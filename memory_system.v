==> flow/design.v <==
module alu
	# ( parameter MAX_WIDTH = 8 )(
	input		wire							clk,
	input		wire							rst,
	input		wire	[MAX_WIDTH-1:0]	busA,
	input		wire	[MAX_WIDTH-1:0]	busB,
	input		wire	[2:0]					selop,
	input		wire	[1:0]					shamt,
	input		wire							enaf,
	output	wire	[MAX_WIDTH-1:0]	busC,
	output	wire							C,
	output	wire							N,
	output	wire							P,
	output	wire							Z
);
	wire	carry;
	wire	[MAX_WIDTH-1:0]	dataa;
	processing_unit	#( .N(MAX_WIDTH) ) procUnit (
		.dataa(busA),
		.datab(busB),
		.selop(selop),
		.res(dataa),
		.cout(carry)
	);
	shift_unit	#( .N(MAX_WIDTH) ) shiftUnit (
		.shamt(shamt),
		.dataa(dataa),
		.dataout(busC)
	);
	flag_register	#( .MAX_WIDTH(MAX_WIDTH) ) flagReg (
		.clk(clk),
		.rst(rst),
		.enaf(enaf),
		.dataa(dataa),
		.carry(carry),
		.C(C),
		.N(N),
		.Z(Z),
		.P(P)
	);
endmodule 
module ir
	#(	parameter		DATA_WIDTH = 4)
	(	input		wire	clk,
		input		wire	ena,
		input		wire	rst,
		input		wire	sclr,
		input		wire	[DATA_WIDTH-1:0]	d,
		output	wire	[DATA_WIDTH-4:0]	q
	);
	reg	[DATA_WIDTH-1:0] q1;
	always @(posedge clk, posedge rst) begin
		if (rst) begin
			q1 <= {DATA_WIDTH{1'b0}};
		end else if (sclr) begin
			q1 <= {DATA_WIDTH{1'b0}};
		end else if (ena) begin
			q1 <= d;
		end
	end
	assign	q = {q1[7:3]};
endmodule
module mar
	#(	parameter		DATA_WIDTH = 4)
	(	input		wire	clk,
		input		wire	ena,
		input		wire	rst,
		input		wire	sclr,
		input		wire	[DATA_WIDTH-1:0]	d,
		output	wire	[DATA_WIDTH-1:0]	q
	);
	reg	[DATA_WIDTH-1:0] q1;
	always @(posedge clk, posedge rst) begin
		if (rst) begin
			q1 <= {DATA_WIDTH{1'b0}};
		end else if (sclr) begin
			q1 <= {DATA_WIDTH{1'b0}};
		end else if (ena) begin
			q1 <= d;
		end
	end
	assign	q = q1;
endmodule
module mdr
	#(	parameter		DATA_WIDTH = 4)
	(	input		wire	clk,
		input		wire	rst,
		input		wire	mdr_en,
		input		wire	mdr_alu_n,
		input		wire	[DATA_WIDTH-1:0]	bus_alu,
		input		wire	[DATA_WIDTH-1:0]	bus_data_in,
		output	wire	[DATA_WIDTH-1:0]	bus_c,
		output	wire	[DATA_WIDTH-1:0]	bus_data_out
	);
	reg	[DATA_WIDTH-1:0]	q1, q2;
	always @(posedge clk, posedge rst) begin
		if (rst) begin
			q1 <= {DATA_WIDTH{1'b0}};
		end else if (mdr_en) begin
			q1 <= bus_data_in;
		end
	end
	always @(posedge clk, posedge rst) begin
		if (rst) begin
			q2 <= {DATA_WIDTH{1'b0}};
		end else if (mdr_en) begin
			q2 <= bus_alu;
		end
	end
	assign	bus_data_out = q2;
	assign	bus_c =	mdr_alu_n ? q1 : bus_alu ;
endmodule
module add_subs
	# ( parameter N = 4 )(
	input		wire	[N-1:0]	a,
	input		wire	[N-1:0]	b,
	input		wire				add_sub,
	output	wire	[N-1:0]	res,
	output	wire				cout
);
	wire [N-1:0] add_nsub_vector;
	wire [N-1:0] bxor;
	assign add_nsub_vector = {N{add_sub}};
	assign bxor = b ^ add_nsub_vector;
	nbit_adder #( .N(N) ) adder_inst (
	.a(a),
	.b(bxor),
	.cin(add_sub),
	.sum(res),
	.cout(cout) );
endmodule
module flag_register
	# ( parameter MAX_WIDTH = 8 )(
	input		wire							clk,
	input		wire							rst,
	input		wire							enaf,
	input		wire	[MAX_WIDTH-1:0]	dataa,
	input		wire							carry,
	output	reg							C,
	output	reg							N,
	output	reg							Z,
	output	reg							P
);
	initial begin
		C = 1'b0;
		N = 1'b0;
		P = 1'b0;
		Z = 1'b0;
	end
	always @(posedge clk, posedge rst) begin
		if (rst) begin
			C <= 1'b0;
			N <= 1'b0;
			P <= 1'b0;
			Z <= 1'b0;
		end else if (enaf) begin
			C <= carry;
			N <= dataa[MAX_WIDTH-1];
			P <= ~(dataa[3] ^ dataa[2] ^ dataa[1] ^ dataa[0]);
			Z <= (dataa == 0) ? 1'b1 : 1'b0;
		end
	end
endmodule 
module full_adder (
	input		wire	a,
	input		wire	b,
	input		wire	cin,
	output	wire	sum,
	output	wire	cout
);
	assign sum = a^b^cin;  
	assign cout = (a & b)|(a & cin)|(b & cin);  
endmodule 
module memory_system
	# ( parameter DATA_WIDTH = 8 )(
	input		wire							clk,
	input		wire							rst,
	input		wire							ir_sclr,
	input		wire							mar_sclr,
	input		wire	[2:0]					busB_addr,
	input		wire	[2:0]					busC_addr,
	input		wire	[2:0]					selop,
	input		wire	[1:0]					shamt,
	input		wire							mdr_alu_n,
	input		wire							enaf,
	input		wire							ir_en,
	input		wire							mar_en,
	input		wire							mdr_en,
	input		wire							bank_wr_en,
	input		wire	[DATA_WIDTH-1:0]	bus_data_in,
	output	wire	[DATA_WIDTH-1:0]	PC_m, SP_m, DPTR_m, A_m, AVI_m, TEMP_m, CTE1_m, ACC_m,
	output	wire	[DATA_WIDTH-4:0]	opcode,
	output	wire	[DATA_WIDTH-1:0]	addr_bus,
	output	wire	[DATA_WIDTH-1:0]	bus_data_out,
	output	wire							C,
	output	wire							N,
	output	wire							P,
	output	wire							Z
);
	wire	[DATA_WIDTH-1:0]	busA, busB, busC, bus_alu;
	assign	ACC_m			= busA;
	mdr	#( .DATA_WIDTH(DATA_WIDTH)	) MDR (
		.clk(clk),
		.rst(rst),
		.mdr_en(mdr_en),
		.mdr_alu_n(mdr_alu_n),
		.bus_alu(bus_alu),
		.bus_data_in(bus_data_in),
		.bus_c(busC),
		.bus_data_out(bus_data_out)
	);
	register_bank	#( .DATA_WIDTH(DATA_WIDTH)	) RB (
		.clk(clk),
		.wr_en(bank_wr_en),
		.w_addr(busC_addr),
		.r_addr(busB_addr),
		.w_data(busC),
		.busA(busA),
		.busB(busB),
		.PC(PC_m),
		.SP(SP_m),
		.DPTR(DPTR_m),
		.A(A_m),
		.AVI(AVI_m),
		.TEMP(TEMP_m),
		.CTE1(CTE1_m)
	);
	ir	#( .DATA_WIDTH(DATA_WIDTH)	) IR (
		.clk(~clk),
		.rst(rst),
		.sclr(ir_sclr),
		.ena(ir_en),
		.d(busC),
		.q(opcode)
	);
	mar	#( .DATA_WIDTH(DATA_WIDTH)	) MAR (
		.clk(clk),
		.rst(rst),
		.sclr(mar_sclr),
		.ena(mar_en),
		.d(busC),
		.q(addr_bus)
	);
	alu	#( .MAX_WIDTH(DATA_WIDTH)	) ALU (
		.clk(clk),
		.rst(rst),
		.busA(busA),
		.busB(busB),
		.selop(selop),
		.shamt(shamt),
		.enaf(enaf),
		.busC(bus_alu),
		.C(C),
		.N(N),
		.P(P),
		.Z(Z)
	);
endmodule 
module nbit_adder
	#( parameter N = 4 )(
	input		wire	[N-1:0]	a,
	input		wire	[N-1:0]	b,
	input		wire				cin,
	output	wire	[N-1:0]	sum,
	output	wire				cout
);
	wire [N-1:0] carry;
	genvar i;
	generate
		for ( i = N-1; i >= 0; i = i-1 ) begin: adder_gen
			if ( i == 0 ) begin: bit_0
				full_adder U0 ( .a(a[i]), .b(b[i]), .cin(cin), .sum(sum[i]), .cout(carry[i]) );
			end else begin: bit_i
				full_adder UI ( .a(a[i]), .b(b[i]), .cin(carry[i-1]), .sum(sum[i]), .cout(carry[i]) );
			end
		end
	endgenerate
	assign cout = carry[N-1];
endmodule 
module processing_unit 
	# ( parameter N = 8 )(
	input		wire	[N-1:0]	dataa,
	input		wire	[N-1:0]	datab,
	input		wire	[2:0]		selop,
	output	reg	[N-1:0]	res,
	output	wire				cout
);
	wire [N-1:0] zeros;
	wire [N-1:0] not_b;	
	wire [N-1:0] a_and_b;
	wire [N-1:0] a_or_b;
	wire [N-1:0] a_xor_b;
	wire [N-1:0] a_plus_b;
	wire [N-1:0] b_plus_1;
	wire [N-1:0] neg_b;
	wire c_add, c_plus1, c_negB;
	assign zeros	= {N{1'b0}};
	assign not_b	= ~datab;
	assign a_and_b	= dataa & datab;
	assign a_or_b	= dataa | datab;
	assign a_xor_b	= dataa ^ datab;
	add_subs #( .N(N) ) AplusB (
		.a(dataa),
		.b(datab),
		.add_sub(1'b0),
		.res(a_plus_b),
		.cout(c_add)
	);
	add_subs #( .N(N) ) Bplus1 (
		.a({zeros[N-1:1], 1'b1}),
		.b(datab),
		.add_sub(1'b0),
		.res(b_plus_1),
		.cout(c_plus1)
		);
	add_subs #( .N(N) ) negB   (
		.a(zeros),
		.b(datab),
		.add_sub(1'b1),
		.res(neg_b),
		.cout(c_negB)
	);
	always @(*) begin
		case (selop)
			3'b000:	res = datab;
			3'b001:	res = not_b;
			3'b010:	res = a_and_b;
			3'b011:	res = a_or_b;
			3'b100:	res = a_xor_b;
			3'b101:	res = a_plus_b;
			3'b110:	res = b_plus_1;
			default: res = neg_b;
		endcase
	end
	assign cout =	(selop[1:0] == 2'b01) ? c_add		:
						(selop[1:0] == 2'b10) ? c_plus1	:
						(selop[1:0] == 2'b11) ? c_negB	: 1'b0 ;
endmodule 
module register_bank
	#(	parameter	DATA_WIDTH = 4)
	(	input		wire	clk,
		input		wire	wr_en,
		input		wire	[2:0] w_addr, r_addr,
		input		wire	[DATA_WIDTH-1:0] w_data,
		output	wire	[DATA_WIDTH-1:0] busA, busB, PC, SP, DPTR, A, AVI, TEMP, CTE1
	);
	reg [DATA_WIDTH-1:0] array_reg [7:0];
	initial begin
		array_reg[0] = 8'b00000000;
		array_reg[1] = 8'b00000000;
		array_reg[2] = 8'b00000000;
		array_reg[3] = 8'b00000000;
		array_reg[4] = 8'b00000000;
		array_reg[5] = 8'b00000000;
		array_reg[6] = 8'b00000000;
		array_reg[7] = 8'b00000000;
	end
	always @(posedge clk) begin
		if (wr_en) begin 
			array_reg[w_addr] <= w_data;
		end
	end
	assign	busB	=	array_reg[r_addr];
	assign	busA	=	array_reg[3'b111];
	assign	PC		=	array_reg[3'b000];
	assign	SP		=	array_reg[3'b001];
	assign	DPTR	=	array_reg[3'b010];
	assign	A		=	array_reg[3'b011];
	assign	AVI	=	array_reg[3'b100];
	assign	TEMP	=	array_reg[3'b101];
	assign	CTE1	=	array_reg[3'b110];
endmodule
module shift_unit
	# ( parameter N = 8 )(
	input		wire	[1:0]		shamt,
	input		wire	[N-1:0]	dataa,
	output	reg	[N-1:0]	dataout
);
	always @* begin
		case (shamt)
			2'b00:	dataout = dataa;
			2'b01:	dataout = {1'b0, dataa[N-1:1]};
			2'b10:	dataout = {dataa[N-2:0], 1'b0};
			default:	dataout = {N{1'b0}};
		endcase
	end
endmodule
Tool chain data of memory_system --
What the tools print for memory_system, step after step. Line numbers count from 1 in the design file above. Library cell names are shortened. The mark n/a stands for no value.
Design: top module memory_system, clock port clk, standard-cell library sky130hd, library corner tt_025C_1v80

Word level --
Counts by Yosys on the flattened word-level netlist (proc, flatten, opt, wreduce; memories kept). Register bits leave out memories and registers merged into their read ports (data or address). Print and check cells are left out. Cells with the same type and inputs are merged into one. Memory sizes are those after Yosys's memory passes, which may raise the word count (mostly to a power of two), join words into wider ones and drop unused or constant bits.
Bit counts: RAM bits 64, flip-flop bits (word level) 36, memory cells 1
Cells by class: reduce/logical cells 5, multiplexer cells 14, bitwise gates (word level) 89, equality and inequality tests 11
Memory list:
- RB.array_reg | depth 8, bits a word 8, line 347 | reg [DATA_WIDTH-1:0] array_reg [7:0];
Operator list (number):
- 8-bit case mux with 7-bit select | 1
- 8-bit 2-to-1 mux | 6
- 1-bit AND | 36
- 1-bit XOR | 32
- 8-bit case mux with 3-bit select | 1
- 1-bit OR | 14
- 3-bit == test (second input constant) | 3
- 8-bit AND | 1
- 8-bit OR | 1
- 8-bit XOR | 1
- 8-bit NOT | 1
- 8-bit logical NOT | 1
- 2-bit == test (second input constant) | 3
- 3-bit by 2-bit == test with 1-bit output (second input constant) | 2
- 1-bit 2-to-1 mux | 5
- 2-bit by 1-bit == test with 1-bit output (second input constant) | 2
- 2-bit nonzero test | 2
- 1-bit NOT | 3
- 3-bit by 1-bit == test with 1-bit output (second input constant) | 1
- 3-bit logical NOT | 1
- 3-bit 2-to-1 mux | 1
- 2-bit logical NOT | 1

Depth --
Depth = most cells in a row (Yosys ltp): at word level without a register or memory, in the mapped netlist without a sequential cell, where the memories' decode and read muxes count.
Logic depth: depth in word-level cells 25, ABC_AREA 0, mapped depth 19, mapped depth without buffers 18

Netlist --
The flow's flattened synthesis, as Yosys stat reports it; memories are mapped. The netlist is that of the ABC_AREA named above (0 if unset); the other value can give another one. Totals and module areas in this step are rounded.
Cell types:
- edfxtp_1 | number 64, area in all 1.92E+03 um^2
- dfrtp_1 | number 28, area in all 700.672 um^2
- ha_1 | number 31, area in all 387.872 um^2
- mux2_2 | number 24, area in all 270.259 um^2
- mux2i_1 | number 16, area in all 160.154 um^2
- fa_1 | number 7, area in all 140.134 um^2
- dfrtn_1 | number 5, area in all 125.12 um^2
- nor2_1 | number 32, area in all 120.115 um^2
- inv_1 | number 28, area in all 105.101 um^2
- nand2_1 | number 28, area in all 105.101 um^2
- nor2b_1 | number 16, area in all 100.096 um^2
- a21oi_1 | number 18, area in all 90.086 um^2
- mux4_2 | number 4, area in all 90.086 um^2
- a31oi_1 | number 12, area in all 75.072 um^2
- o21ai_0 | number 15, area in all 75.072 um^2
- nand2b_1 | number 11, area in all 68.816 um^2
- o22ai_1 | number 10, area in all 62.56 um^2
- a22o_1 | number 7, area in all 61.309 um^2
Not listed: further types 40, cells in them 116.
Synthesis totals: chip area (Yosys) 5500 um^2, sequential area 2750 um^2, mapped flip-flops 97, buffers 30, cell count 472
The figures by module come from a second, unflattened synthesis with its own total; it is not the netlist above.
Second synthesis, totals: cells (unflattened synthesis) 415, area total of the unflattened synthesis 5780 um^2
Rows give one instance, submodules left out.
Modules:
- register_bank #(DATA_WIDTH=8) | times used 1, cells 106, area 2530 um^2
- processing_unit #(N=8) | times used 1, cells 127, area 831 um^2
- mdr #(DATA_WIDTH=8) | times used 1, cells 44, area 748 um^2
- full_adder | times used 24, cells 1, area 20.0 um^2
- mar #(DATA_WIDTH=8) | times used 1, cells 27, area 329 um^2
- add_subs #(N=8) | times used 3, cells 9, area 81.3 um^2
- ir #(DATA_WIDTH=8) | times used 1, cells 17, area 209 um^2
- flag_register #(MAX_WIDTH=8) | times used 1, cells 17, area 208 um^2
- shift_unit #(N=8) | times used 1, cells 25, area 199 um^2
- memory_system | times used 1, cells 1, area 3.8 um^2
- alu #(MAX_WIDTH=8) | times used 1, cells 0, area 0.0 um^2
- nbit_adder #(N=8) | times used 3, cells 0, area 0.0 um^2

Add stored flow runs of memory_system

Top module memory_system; platform sky130hd; tools Yosys and OpenROAD; 2 stored runs in no particular order. Input and output delays are each 20% of the period that was set; the output load is 0.01 pF.
Values from the reports are rounded here.

[stored run 1] flow files
==> flow/run.sh <==
#!/bin/bash
# the make line also repeats the synthesis and layout settings of config.mk as NAME=value (left out here)
make -C /OpenROAD-flow-scripts/flow DESIGN_CONFIG=/design/flow/config.mk WORK_HOME=/design/flow/orfs CLKGATE_MAP_FILE= finish
==> flow/config.mk <==
export PLATFORM = sky130hd
export DESIGN_NAME = memory_system
export DESIGN_NICKNAME = memory_system
export VERILOG_FILES = /design/flow/design.v
export SDC_FILE = /design/flow/constraint.sdc
export NUM_CORES = 4
export LEC_CHECK = 0
export CAP_MARGIN = 15
export CELL_PAD_IN_SITES_DETAIL_PLACEMENT = 2
export CORE_ASPECT_RATIO = 0.91
export CORE_MARGIN = 2
export CORE_UTILIZATION = 66
export CTS_CLUSTER_DIAMETER = 313
export CTS_CLUSTER_SIZE = 62
export GPL_TIMING_DRIVEN = 1
export MIN_ROUTING_LAYER = met1
export PLACE_DENSITY_LB_ADDON = 0.23
export SETUP_SLACK_MARGIN = 4.11
export SLEW_MARGIN = 35
export TNS_END_PERCENT = 90
==> flow/constraint.sdc <==
create_clock -name core_clock -period 31.3 [get_ports {clk}]
set_input_delay 6.2600 -clock core_clock [delete_from_list [all_inputs] [get_ports {clk}]]
set_output_delay 6.2600 -clock core_clock [all_outputs]
set_load 0.01 [all_outputs]

[stored run 1] result: did not finish, placement stopped with a tool error

[stored run 2] flow files
==> flow/run.sh <==
#!/bin/bash
# the make line also repeats the synthesis and layout settings of config.mk as NAME=value (left out here)
make -C /OpenROAD-flow-scripts/flow DESIGN_CONFIG=/design/flow/config.mk WORK_HOME=/design/flow/orfs CLKGATE_MAP_FILE= finish
==> flow/config.mk <==
export PLATFORM = sky130hd
export DESIGN_NAME = memory_system
export DESIGN_NICKNAME = memory_system
export VERILOG_FILES = /design/flow/design.v
export SDC_FILE = /design/flow/constraint.sdc
export NUM_CORES = 4
export LEC_CHECK = 0
export CAP_MARGIN = 20
export CORE_MARGIN = 2
export CORE_UTILIZATION = 40
export SLEW_MARGIN = 20
==> flow/constraint.sdc <==
create_clock -name core_clock -period 17.3 [get_ports {clk}]
set_input_delay 3.4600 -clock core_clock [delete_from_list [all_inputs] [get_ports {clk}]]
set_output_delay 3.4600 -clock core_clock [all_outputs]
set_load 0.01 [all_outputs]

[stored run 2] result: final worst hold slack 0.509 ns; setup slack of the critical path 0.098 ns; chip area after synthesis (Yosys) 5500 um^2; area inside the die boundary 14700 um^2; total negative slack 0.000 ns; std-cell area (final layout) 7390 um^2; utilization after layout 55.3 %
